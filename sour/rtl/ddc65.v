==> flow/design.v <==
module ddc65(
		rst_n		,
		clk		,
		data_in	,
		data_out	,
		data_done
	);
	input rst_n;
	input clk;
	input [15:0]data_in;
	output[20:0]data_out;
	output data_done;
	reg signed[175:0]I_data_in;
	always@(posedge clk or negedge rst_n)
	if(!rst_n)
		I_data_in <= 176'd0;
	else
		I_data_in <= I_data_in + {{160{data_in[15]}},data_in}; 
	reg [4:0]dec_cnt;
	always@(posedge clk or negedge rst_n)
	if(!rst_n)
		dec_cnt <= 5'd0;
	else
		dec_cnt <= dec_cnt + 1'b1;
	reg signed[175:0]dec_data;
	always@(posedge clk or negedge rst_n)
	if(!rst_n)
		dec_data <= 5'd0;
	else if(dec_cnt == 5'd31)
		dec_data <= I_data_in;
	reg dec_done;
	always@(posedge clk or negedge rst_n)
	if(!rst_n)
		dec_done <= 1'd0;
	else if(dec_cnt == 5'd31)
		dec_done <= 1'b1;	
	else
		dec_done <= 1'd0;
	reg signed[175:0]comb_data;
	always@(posedge clk or negedge rst_n)
	if(!rst_n)
		comb_data <= 176'd0;
	else if(dec_done == 1'b1)
		comb_data <= dec_data;	
	reg unsigned[175:0]sum_comb_data;
	always@(posedge clk or negedge rst_n)
	if(!rst_n)
		sum_comb_data <= 176'd0;
	else if(dec_done == 1'b1)
		sum_comb_data <= dec_data - comb_data;	
	reg cic_done;
	always@(posedge clk or negedge rst_n)
	if(!rst_n)
		cic_done <= 1'b0;
	else if(dec_done == 1'b1)
		cic_done <= 1'b1;	
	else
		cic_done <= 1'b0;
	assign data_out = sum_comb_data[20:0];
	assign data_done = cic_done;
endmodule
; ---- Reports on ddc65
; What the tools print for ddc65, step after step.
; Line numbers count from 1 in the design file above.
; Operators carry their Yosys type and port widths (W data, S select, Z words).
; Cell names lack the library's common part.
; A cell with -- has no value.
[inputs]
top = ddc65
clock_port = clk
library = sky130hd
lib_corner = tt_025C_1v80

; ---- Word level
; Source: Yosys, flattened and elaborated, memories not mapped. Widths are those after wreduce; folded enables and synchronous resets count as part of the registers. Registers that Yosys merges into a memory's read port (data or address) are not register bits. Print and check cells do not count. Equal cells are merged and count once.
[bits]
inputBits = 18
reg_bits = 246
out_inout_bits = 22
elab_cells = 13
[op_classes]
addsub = 3
mux = 2
n_eq = 1
[ops]
columns = op, n
row1 = $add A176 B176 Y176, 1
row2 = $sub A21 B21 Y21, 1
row3 = $add A5 B1 Y5 const B, 1
row4 = $eq A5 B5 Y1 const B, 1
row5 = $mux W1, 2

; ---- Depth
; Longest topological path by Yosys (ltp), each cell counted once; first at word level (registers and memories cut), then after technology mapping (sequential cells cut; the memories' decode and read muxes count).
[logic_depth]
depth_word = 2
ABC_AREA = 1
depth_mapped = 13
depth_no_buf = 13

; ---- Synthesis result
; Source: synth_stat.txt of the flow (Yosys; design flattened, memories mapped). It holds for the ABC_AREA given above (unset counts as 0); a run with the other value may have another netlist.
; Totals and module areas in this step are rounded.
[mapped]
cell_count = 705
yosys_area_um2 = 5560
n_buf = 11
ff_cells = 91
seqArea_um2 = 2280
[by_type]
columns = cell, n, area_total_um2
row1 = dfrtp_1, 91, 2.28E+03
row2 = nand2_1, 225, 844.56
row3 = ha_1, 42, 525.504
row4 = inv_1, 89, 334.07
row5 = mux2_2, 18, 202.694
row6 = o21ai_0, 38, 190.182
row7 = nand3_1, 37, 185.178
row8 = nor2_1, 40, 150.144
row9 = xor2_1, 16, 140.134
row10 = a21oi_1, 27, 135.13
row11 = xnor2_1, 10, 87.584
row12 = nand2_2, 9, 56.304
row13 = nand3b_1, 6, 45.043
row14 = nand4_1, 7, 43.792
row15 = fa_1, 2, 40.038
row16 = a21oi_2, 4, 35.034
row17 = o21bai_1, 4, 30.029
row18 = clkbuf_1, 7, 26.275
; Not listed: further types 16, cells in them 33.

; ---- Timing after synthesis
; Source: OpenSTA report_checks on the synthesized netlist (no wires, ideal clock, input and output delay 20% of the period each), path of least setup slack; recovery checks are left aside. Register names are those of the netlist, which keeps one name where synthesis merged equal registers.
[synth_path]
path_type = input to register
from = input data_in[0]
to = register I_data_in[12]
tclk_ns = 2.92
path_delay_ns = 1.350
path_buffers = 0
required_ns = 2.796
setup_ns = 0.124
in_delay_ns = 0.584
slack_ns = 0.986
path_stages = 9
arrival_ns = 1.810
launch_ns = 0.584
synth_period_reached_ns = 1.934
; "path_delay_ns" is the arrival time less input delay plus setup time.
; "path_stages": output pins that drive a net of the path, with the launching flip-flop's if there is one; two outputs of one cell count as two.
; "synth_period_reached_ns" is the clock period less the worst setup slack; recovery checks do not enter. This is arithmetic on one report: input and output delays are still those of the set period (20% each).
; Between the ends stands the longest chain of elaborated cells between them, by number of cells; it is not shown to be the way that was timed. Of several equally long chains one is given.
; A line is the first line of the expression or statement that the cell stems from. Yosys adds cells for indexed reads and writes and turns some case tables into memories.
[synth_between]
path_cell_list = ha_1 -> fa_1 -> nand3_1 -> nand2_1 -> nand2_1 -> o211ai_2 -> nand2_2 -> nand2_1 -> xor2_1
elab_chain_cells = 1
cone_cells = 1
lines_between = 1
cone_classes = 1 x add/sub
[synth_rtl]
columns = element, line_no
row1 = from (decl), 10  ; input [15:0]data_in;
row2 = $add A176 B176 Y176, 18  ; I_data_in <= I_data_in + {{160{data_in[15]}},data_in};
row3 = to (assign), 16  ; I_data_in <= 176'd0;
row4 = to (assign), 18
row5 = to (decl), 13  ; reg signed[175:0]I_data_in;

; ---- Worst path after layout
; From the final timing report of record 1: the path of least setup slack in the routed layout; clock arrival at registers is part of the times.
[layout_path]
path_type = input to register
from = input data_in[0]
to = register I_data_in[16]
path_stages = 11
setup_ns = 0.10
launch_ns = 0.98
in_delay_ns = 0.98
tclk_ns = 4.9
path_buffers = 1
slack_ns = 2.34
arrival_ns = 2.81
required_ns = 5.15
; Between the ends stands the longest chain of elaborated cells between them, by number of cells; it is not shown to be the way that was timed. Of several equally long chains one is given.
[layout_between]
path_cell_list = clkdlybuf4s50_1 -> ha_1 -> fa_1 -> nand3_1 -> nand2_1 -> nand2_1 -> o211ai_2 -> nand3_1 -> nand2_1 -> nand2_1 -> nand2_1
elab_chain_cells = 1
cone_cells = 1
lines_between = 1
cone_classes = 1 x add/sub
[layout_rtl]
columns = element, line_no
row1 = from (decl), 10  ; input [15:0]data_in;
row2 = $add A176 B176 Y176, 18  ; I_data_in <= I_data_in + {{160{data_in[15]}},data_in};
row3 = to (assign), 16  ; I_data_in <= 176'd0;
row4 = to (assign), 18
row5 = to (decl), 13  ; reg signed[175:0]I_data_in;

; Measured data: module ddc65, platform sky130hd, 2 stored runs of the flow under differing settings, order arbitrary. Input and output delays are each 20% of the period that was set; the output load is 0.01 pF.
; "achieved_clock_period_ns" is the run's clock period less its worst setup slack. It is reckoned from that one timing run; input and output delays stay at 20% of the period that was set.
; "worst_setup_path_time_ns": the worst setup path's part of the clock period (all of it between registers, 20% less for each end at a port) less its slack. A launch clock that arrives late makes it longer, a capture clock that arrives late makes it shorter.
; "power.total_mw" rests on the timing tool's default activity at the inputs, not on a simulated workload.
; Values from the reports are rounded here.

[record 1: settings]
period_ns = 4.9
CORE_UTILIZATION = 38
PLACE_DENSITY = 0.78
CORE_MARGIN = 9
CELL_PAD_IN_SITES_GLOBAL_PLACEMENT = 0
CELL_PAD_IN_SITES_DETAIL_PLACEMENT = 0
TNS_END_PERCENT = 100
ABC_AREA = 1
GPL_TIMING_DRIVEN = 1
CTS_CLUSTER_SIZE = 58
CAP_MARGIN = 30
SLEW_MARGIN = 10
[record 1: results]
synth_area_um2 = 5560
setup_worst_slack_ns = 2.34
total_die_area_um2 = 19300
post_route_stdcell_area_um2 = 6470
achieved_clock_period_ns = 2.556
power.total_mw = 4.89
final_setup_tns_ns = 0.000
worst_setup_path_time_ns = 1.58
worst_setup_path_type = input to register
final_util_frac = 0.459

[record 2: settings]
period_ns = 2.26
CORE_UTILIZATION = 46
SETUP_SLACK_MARGIN = -0.12
CELL_PAD_IN_SITES_GLOBAL_PLACEMENT = 1
TNS_END_PERCENT = 95
ABC_AREA = 0
CAP_MARGIN = 20
CORE_MARGIN = 2
SLEW_MARGIN = 20
[record 2: results]
synth_area_um2 = 5080
setup_worst_slack_ns = -0.019
total_die_area_um2 = 11900
post_route_stdcell_area_um2 = 6470
achieved_clock_period_ns = 2.279
power.total_mw = 10.8
final_setup_tns_ns = -0.049
worst_setup_path_time_ns = 2.28
worst_setup_path_type = register to register
final_util_frac = 0.599
